==> flow/design.v <==
`timescale 1ns / 1ps
module TOP_UART (
    input clk,
    input reset,
    input rx,
    output tx,
    output [7:0] seg,
    output [3:0] seg_comm
);
    wire w_rx_done;
    wire [7:0] w_rx_data;
    assign seg_comm = 4'b1110;
    uart U_UART_1(
        .clk(clk),
        .reset(reset),
        .btn_start(w_rx_done),
        .tx_data_in(w_rx_data),
        .tx(tx),
        .o_tx_done(),
        .rx(rx),
        .rx_done(w_rx_done),
        .rx_data(w_rx_data)
    );
endmodule
module uart (
    input clk,
    input reset,
    input        btn_start,
    input  [7:0] tx_data_in,
    output       tx,
    output       o_tx_done,
    input        rx,
    output       rx_done,
    output [7:0] rx_data
);
    wire w_tick;
    baud_tick_gen U_BAUD_Tick_Gen (
        .clk(clk),
        .reset(reset),
        .baud_tick(w_tick)
    );
    uart_tx U_UART_TX (
        .clk(clk),
        .reset(reset),
        .tick(w_tick),
        .start_trigger(btn_start),
        .data_in(tx_data_in),
        .o_tx(tx),
        .o_tx_done(o_tx_done)
    );
    uart_rx U_UART_RX (
        .clk(clk),
        .reset(reset),
        .tick(w_tick),
        .rx(rx),
        .rx_done(rx_done),
        .rx_data(rx_data)
    );
endmodule
module uart_tx (
    input clk,
    input reset,
    input tick,
    input start_trigger,
    input [7:0] data_in,
    output o_tx,
    output o_tx_done
);
    parameter IDLE = 2'b00;
    parameter START = 2'b01;
    parameter DATA = 2'b10;
    parameter STOP = 2'b11;
    reg [7:0] data_in_reg, data_in_next;
    reg [2:0] state, next_state;
    reg tx_reg, tx_next;
    reg tx_done, tx_done_next;
    reg [2:0] data_counter, data_counter_next;
    reg [3:0] tick_count_reg, tick_count_next;
    assign o_tx = tx_reg;
    assign o_tx_done = tx_done;
    always @(posedge clk, posedge reset) begin
        if (reset) begin
            state <= 1'b0;
            tx_reg <= 1'b1;
            tx_done <= 1'b0;
            data_counter <= 3'b000;
            tick_count_reg <= 4'h0;
            data_in_reg <= 0;
        end else begin
            state <= next_state;
            tx_reg <= tx_next;
            tx_done <= tx_done_next;
            data_counter <= data_counter_next;
            tick_count_reg <= tick_count_next;
            data_in_reg <= data_in_next;
        end
    end
    always @(*) begin
        next_state = state;
        tx_next = tx_reg;
        tx_done_next = tx_done;
        data_counter_next = data_counter;
        tick_count_next = tick_count_reg;
        data_in_next = data_in_reg;
        case (state)
            IDLE: begin
                tx_next = 1'b1;
                tx_done_next = 1'b0;
                tick_count_next = 4'h0;
                if (start_trigger) begin
                    next_state = START;
                    data_in_next = data_in;
                end
            end
            START: begin
                tx_done_next = 1'b1;
                tx_next = 1'b0;
                if (tick == 1'b1) begin
                    if (tick_count_reg == 4'hf) begin
                        next_state = DATA;
                        data_counter_next = 3'b000;
                        tick_count_next = 4'h0;
                    end else begin
                        tick_count_next = tick_count_reg + 1;
                    end
                end
            end
            DATA: begin
                tx_next = data_in_reg[data_counter];
                if (tick == 1'b1) begin
                    if (tick_count_reg == 4'hf) begin
                        tick_count_next = 4'h0;
                        if (data_counter == 3'b111) begin
                            next_state = STOP;
                        end else begin
                            next_state = DATA;
                            data_counter_next = data_counter + 1;
                        end
                    end else begin
                        tick_count_next = tick_count_reg + 1;
                    end
                end
            end
            STOP: begin
                tx_next = 1'b1;
                if (tick == 1'b1) begin
                    if (tick_count_reg == 4'hf) begin
                        next_state = IDLE;
                        tick_count_next = 4'h0;
                    end else begin
                        tick_count_next = tick_count_reg + 1;
                    end
                end
            end
        endcase
    end
endmodule
module uart_rx (
    input        clk,
    input        reset,
    input        tick,
    input        rx,
    output       rx_done,
    output [7:0] rx_data
);
    localparam IDLE = 2'b00;
    localparam START = 2'b01;
    localparam DATA = 2'b10;
    localparam STOP = 2'b11;
    reg [1:0] state, next_state;
    reg rx_done_reg, rx_done_next;
    reg [2:0] bit_count_reg, bit_count_next;
    reg [4:0] tick_count_reg, tick_count_next;
    reg [7:0] rx_data_reg, rx_data_next;
    assign rx_done = rx_done_reg;
    assign rx_data = rx_data_reg;
    always @(posedge clk, posedge reset) begin
        if (reset) begin
            state          <= 0;
            rx_done_reg    <= 0;
            rx_data_reg    <= 0;
            bit_count_reg  <= 0;
            tick_count_reg <= 0;
        end else begin
            state          <= next_state;
            rx_done_reg    <= rx_done_next;
            rx_data_reg    <= rx_data_next;
            bit_count_reg  <= bit_count_next;
            tick_count_reg <= tick_count_next;
        end
    end
    always @(*) begin
        next_state = state;
        tick_count_next = tick_count_reg;
        bit_count_next = bit_count_reg;
        rx_data_next = rx_data_reg;
        rx_done_next = rx_done_reg;
        case (state)
            IDLE: begin
                tick_count_next = 0;
                bit_count_next  = 0;
                rx_done_next = 0;
                if (rx == 1'b0) begin
                    next_state = START;
                end
            end
            START: begin
                if (tick == 1'b1) begin
                    if (tick_count_reg == 7) begin
                        next_state = DATA;
                        tick_count_next = 0;
                    end else begin
                        tick_count_next = tick_count_reg + 1;
                    end
                end
            end
            DATA: begin
                if (tick == 1'b1) begin
                    if (tick_count_reg == 15) begin
                        rx_data_next[bit_count_reg] = rx;
                        tick_count_next = 0;
                        if (bit_count_reg == 7) begin
                            next_state = STOP;
                            bit_count_next = 0;
                        end else begin
                            next_state = DATA;
                            bit_count_next = bit_count_reg + 1;
                        end
                    end else begin
                        tick_count_next = tick_count_reg + 1;
                    end
                end
            end
            STOP: begin
                if (tick == 1'b1) begin
                    if (tick_count_reg == 23) begin
                        rx_done_next = 1'b1;
                        next_state = IDLE;
                        tick_count_next = 0;
                    end else begin
                        tick_count_next = tick_count_reg + 1;
                    end
                end
            end
        endcase
    end
endmodule
module baud_tick_gen (
    input  clk,
    input  reset,
    output baud_tick
);
    parameter BAUD_RATE = 9600;
    localparam BAUD_COUNT = (100_000_000 / BAUD_RATE) / 16;
    reg [$clog2(BAUD_COUNT)-1 : 0] count_reg, count_next;
    reg tick_reg, tick_next;
    assign baud_tick = tick_reg;
    always @(posedge clk, posedge reset) begin
        if (reset) begin
            count_reg <= 0;
            tick_reg  <= 0;
        end else begin
            count_reg <= count_next;
            tick_reg  <= tick_next;
        end
    end
    always @(*) begin
        count_next = count_reg;
        tick_next  = tick_reg;
        if (count_reg == BAUD_COUNT - 1) begin
            count_next = 0;
            tick_next  = tick_reg + 1;
        end else begin
            count_next = count_reg + 1;
            tick_next  = 1'b0;
        end
    end
endmodule
# From RTL to reports: TOP_UART
# What the tools print for TOP_UART, step after step.
# Line numbers count from 1 in the design file above.
# Library cell names are shortened.
design:
  top: "TOP_UART"
  clock_port: "clk"
  library: "sky130hd"
  corner: "tt_025C_1v80"

# Word level
# Source: Yosys, flattened and elaborated, memories not mapped. Widths are those after wreduce. Registers that Yosys merges into a memory's read port (data or address) are not register bits. Print and check cells do not count. Equal cells are merged and count once.
bits:
  ram_bits: 0
  n_memories: 0
  elab_cells: 121
  ff_bits: 49
  latch_bits: 0
  clocked_rd_ports_x_width: 0
  romBits: 0
  output_inout_bits: 13
op_classes:
  cmp: 0
  div_mod_pow: 0
  mul: 0
  bitwise: 6
  n_mux: 45
  equal: 29
  addsub: 7
  reduce_logical: 19
  shifts: 3
ops:
  columns: ["op", "count"]
  rows:
  - ["3-bit 2-to-1 mux", 13]
  - ["5-bit 2-to-1 mux", 6]
  - ["8-bit 2-to-1 mux", 3]
  - ["5-bit case mux with 4-bit select", 1]
  - ["2-bit != test with constant B", 9]
  - ["2-bit by 1-bit != test with 1-bit output with constant B", 7]
  - ["2-bit 2-to-1 mux", 7]
  - ["3-bit AND reduction", 4]
  - ["3-bit case mux with 4-bit select", 1]
  - ["3-bit case mux with 2-bit select", 2]
  - ["10-bit by 1-bit adder with 10-bit output with constant B", 1]
  - ["10-bit == test with constant B", 1]
  - ["10-bit 2-to-1 mux", 1]
  - ["1-bit by 4-bit variable shift with 8-bit output", 1]
  - ["1-bit by 4-bit variable shift with 8-bit output with constant A", 1]
  - ["8-bit by 3-bit indexed select with 1-bit output", 1]
  - ["8-bit bitwise AND", 1]
  - ["8-bit OR", 1]
  - ["8-bit inverter", 1]
  - ["8-bit AND reduction", 1]
  - ["4-bit case mux with 2-bit select", 1]
  - ["2-bit case mux with 4-bit select", 1]
  - ["4-bit 2-to-1 mux", 2]
  - ["7-bit AND reduction", 1]
  - ["2-bit OR reduction", 3]
  - ["3-bit by 1-bit adder with 3-bit output with constant B", 2]
  - ["3-bit by 2-bit == test with 1-bit output with constant B", 2]
  - ["3-bit == test with constant B", 2]
# Other operator kinds: 23; their cells: 32.

# Longest topological paths
# Yosys ltp: most cells in a row. Word level: on the elaborated netlist, between registers, memories and ports. Mapped: between sequential cells and ports; inverters and the memories' decode and read muxes count.
depth:
  word_depth: 8
  abc_area: 0
  depth_mapped: 6
  ltp_nobuf: 6

# After synthesis
# Yosys stat after the flow's synthesis: flattened, memories mapped to cells. It holds for the ABC_AREA given above (unset counts as 0); a run with the other value may have another netlist.
# The area totals of this step are shown rounded.
by_type:
  columns: ["type", "count", "type_area_um2"]
  rows:
  - ["dfrtp_1", 49, 1.23E+03]
  - ["ha_1", 11, 137.632]
  - ["mux2_2", 10, 112.608]
  - ["buf_4", 12, 90.086]
  - ["nand2_1", 24, 90.086]
  - ["dfstp_2", 3, 78.826]
  - ["nor2_1", 21, 78.826]
  - ["o21ai_0", 13, 65.062]
  - ["nand3_1", 12, 60.058]
  - ["a22o_1", 6, 52.55]
  - ["xnor2_1", 6, 52.55]
  - ["mux4_2", 2, 45.043]
  - ["xor2_1", 5, 43.792]
  - ["inv_1", 11, 41.29]
  - ["nand4_1", 6, 37.536]
  - ["o31ai_1", 5, 37.536]
  - ["mux2_1", 3, 33.782]
  - ["o41ai_1", 3, 26.275]
# Other cell types: 32; their cells: 58.
mapped:
  stdcells: 260
  area_um2: 2773
  sequential_area_um2: 1305
  ffs: 52
# By module: a second synthesis without flattening, with its own total; a netlist apart from the flattened one above.
hier_totals:
  cells_unflattened: 263
  area_unflattened_um2: 2848
# Each row is one instance without its submodules.
modules:
  columns: ["module", "instances", "cells", "mod_area_um2", "seq_area_um2"]
  rows:
  - ["uart_rx", 1, 113, 1151, 526.8]
  - ["uart_tx", 1, 87, 1046, 528.0]
  - ["baud_tick_gen", 1, 49, 553.0, 275.3]
  - ["TOP_UART", 1, 14, 97.6, 0.0]
  - ["uart", 1, 0, 0.0, 0.0]

# Path before layout
# Source: OpenSTA report_checks on the synthesized netlist (no wires, ideal clock, input and output delay 20% of the period each), path of least setup slack; recovery checks are left aside. Register names are those of the netlist, which keeps one name where synthesis merged equal registers.
synth_timing:
  path_type: "flip-flop to flip-flop"
  from: "register U_UART_1.U_UART_RX.bit_count_reg[0]"
  to: "register U_UART_1.U_UART_RX.rx_data_reg[4]"
  t_arrival_ps: 1556
  driving_pins: 7
  period_ps: 1960
  required_time_ps: 1835
  setup_slack_ps: 279
  t_first_pin_ps: 0
  setup_time_ps: 125
  path_delay_ps: 1681
  synth_period_reached_ps: 1681
# "path_delay_ps" is the arrival time less input delay plus setup time.
# "driving_pins": output pins that drive a net of the path, with the launching flip-flop's if there is one; two outputs of one cell count as two.
# "synth_period_reached_ps" is the clock period less the worst setup slack; recovery checks do not enter. This is arithmetic on one report: input and output delays are still those of the set period (20% each).
# Between the ends stands the longest chain of elaborated cells between them, by number of cells; it is not shown to be the way that was timed. Of several equally long chains one is given.
# A line is the first line of the expression or statement that the cell stems from. Yosys adds cells for indexed reads and writes and turns some case tables into memories.
synth_via:
  cell_sequence: "dfrtp_1 -> inv_1 -> ha_1 -> xor2_1 -> nor4_1 -> nand2_1 -> mux2_2"
  elab_chain_cells: 8
  cells_between: 9
  lines_between: 4
  cone_classes: "add/sub: 1; shift: 2; mux: 3; logic: 3"
synth_lines:
  columns: ["item", "line", "source"]
  rows:
  - ["from (decl)", 172, "reg [2:0] bit_count_reg, bit_count_next;"]
  - ["from (assign)", 182, "bit_count_reg  <= 0;"]
  - ["from (assign)", 188, "bit_count_reg  <= bit_count_next;"]
  - ["3-bit negator with 4-bit output", 220, "rx_data_next[bit_count_reg] = rx;"]
  - ["1-bit by 4-bit variable shift with 8-bit output", 220, null]
  - ["8-bit inverter", 220, null]
  - ["8-bit bitwise AND", 220, null]
  - ["8-bit OR", 220, null]
  - ["8-bit 2-to-1 mux", 219, "if (tick_count_reg == 15) begin"]
  - ["8-bit 2-to-1 mux", 218, "if (tick == 1'b1) begin"]
  - ["8-bit 2-to-1 mux", 198, "case (state)"]
  - ["to (assign)", 181, "rx_data_reg    <= 0;"]
  - ["to (assign)", 187, "rx_data_reg    <= rx_data_next;"]
  - ["to (decl)", 174, "reg [7:0] rx_data_reg, rx_data_next;"]

# Path in the finished layout
# From the final timing report of stored run 1: the path of least setup slack in the routed layout; clock arrival at registers is part of the times.
# The path's times are printed in steps of 10 ps; the period is the one set.
layout_timing:
  path_type: "flip-flop to flip-flop"
  from: "register U_UART_1.U_UART_RX.tick_count_reg[0]"
  to: "register U_UART_1.U_UART_RX.rx_data_reg[0]"
  period_ps: 2000
  driving_pins: 6
  t_first_pin_ps: 290
  setup_slack_ps: 180
  t_arrival_ps: 1990
  required_time_ps: 2180
  setup_time_ps: 110
# Between the ends stands the longest chain of elaborated cells between them, by number of cells; it is not shown to be the way that was timed. Of several equally long chains one is given.
layout_via:
  cell_sequence: "dfrtp_1 -> ha_1 -> and4b_2 -> o211ai_4 -> nor4_2 -> mux2_1"
  elab_chain_cells: 4
  cells_between: 6
  lines_between: 3
  cone_classes: "eq/ne: 2; mux: 3; reduce/logical: 1"
layout_lines:
  columns: ["item", "line", "source"]
  rows:
  - ["from (decl)", 173, "reg [4:0] tick_count_reg, tick_count_next;"]
  - ["from (assign)", 183, "tick_count_reg <= 0;"]
  - ["from (assign)", 189, "tick_count_reg <= tick_count_next;"]
  - ["5-bit by 4-bit == test with 1-bit output", 219, "if (tick_count_reg == 15) begin"]
  - ["8-bit 2-to-1 mux", 219, null]
  - ["8-bit 2-to-1 mux", 218, "if (tick == 1'b1) begin"]
  - ["8-bit 2-to-1 mux", 198, "case (state)"]
  - ["to (assign)", 181, "rx_data_reg    <= 0;"]
  - ["to (assign)", 187, "rx_data_reg    <= rx_data_next;"]
  - ["to (decl)", 174, "reg [7:0] rx_data_reg, rx_data_next;"]

# 2 stored runs of TOP_UART in the flow (synthesis by Yosys, layout by OpenROAD, sky130hd cells), in arbitrary order. Constraints: input delay and output delay 20% of the set period each, output load 0.01 pF.
# "achieved_clock_period_ps" is the run's clock period less its worst setup slack. It is reckoned from that one timing run; input and output delays stay at 20% of the period that was set.
# "worst_path_allowed_less_slack_ps" = time allowed to the worst setup path (clock period - input delay - output delay, where it has them) - its slack; a late launch clock adds to it, a late capture clock takes from it.
# "design_power_mw" rests on the timing tool's default activity at the inputs, not on a simulated workload.
# "worst_path_allowed_less_slack_ps" is given in steps of 10 ps.
# The measured numbers are rounded.
runs:
  - name: "stored run 1"
    settings:
      period_ns: 2.0
      CORE_UTILIZATION: 19
      SETUP_SLACK_MARGIN: -0.04
      PLACE_DENSITY_LB_ADDON: 0.13
      HOLD_SLACK_MARGIN: 0.16
      CELL_PAD_IN_SITES_GLOBAL_PLACEMENT: 0
      GPL_TIMING_DRIVEN: 1
      MAX_ROUTING_LAYER: "met4"
      CAP_MARGIN: 20
      CORE_MARGIN: 2
      SLEW_MARGIN: 20
    results:
      achieved_clock_period_ps: 1816
      fin_ws_ps: 184
      setup_tns_ps: 0
      design_power_mw: 2.093
      finalCellArea_um2: 3191
      synth_chip_area_um2: 2773
      worst_path_allowed_less_slack_ps: 1820
      worst_path_kind: "flip-flop to flip-flop"
      die_footprint_um2: 15580
      finalUtil_frac: 0.222
  - name: "stored run 2"
    settings:
      period_ns: 2.4
      CORE_UTILIZATION: 70
      PLACE_DENSITY_LB_ADDON: 0.22
      CORE_ASPECT_RATIO: 0.75
      CORE_MARGIN: 8
      CELL_PAD_IN_SITES_GLOBAL_PLACEMENT: 0
      CELL_PAD_IN_SITES_DETAIL_PLACEMENT: 0
      ABC_AREA: 0
      GPL_ROUTABILITY_DRIVEN: 0
      CTS_CLUSTER_SIZE: 69
      CTS_CLUSTER_DIAMETER: 390
      MAX_ROUTING_LAYER: "met5"
      CAP_MARGIN: 20
      SLEW_MARGIN: 20
    results:
      achieved_clock_period_ps: 1965
      fin_ws_ps: 435
      setup_tns_ps: 0
      design_power_mw: 1.522
      finalCellArea_um2: 2897
      synth_chip_area_um2: 2773
      worst_path_allowed_less_slack_ps: 1970
      worst_path_kind: "flip-flop to flip-flop"
      die_footprint_um2: 6252
      finalUtil_frac: 0.776
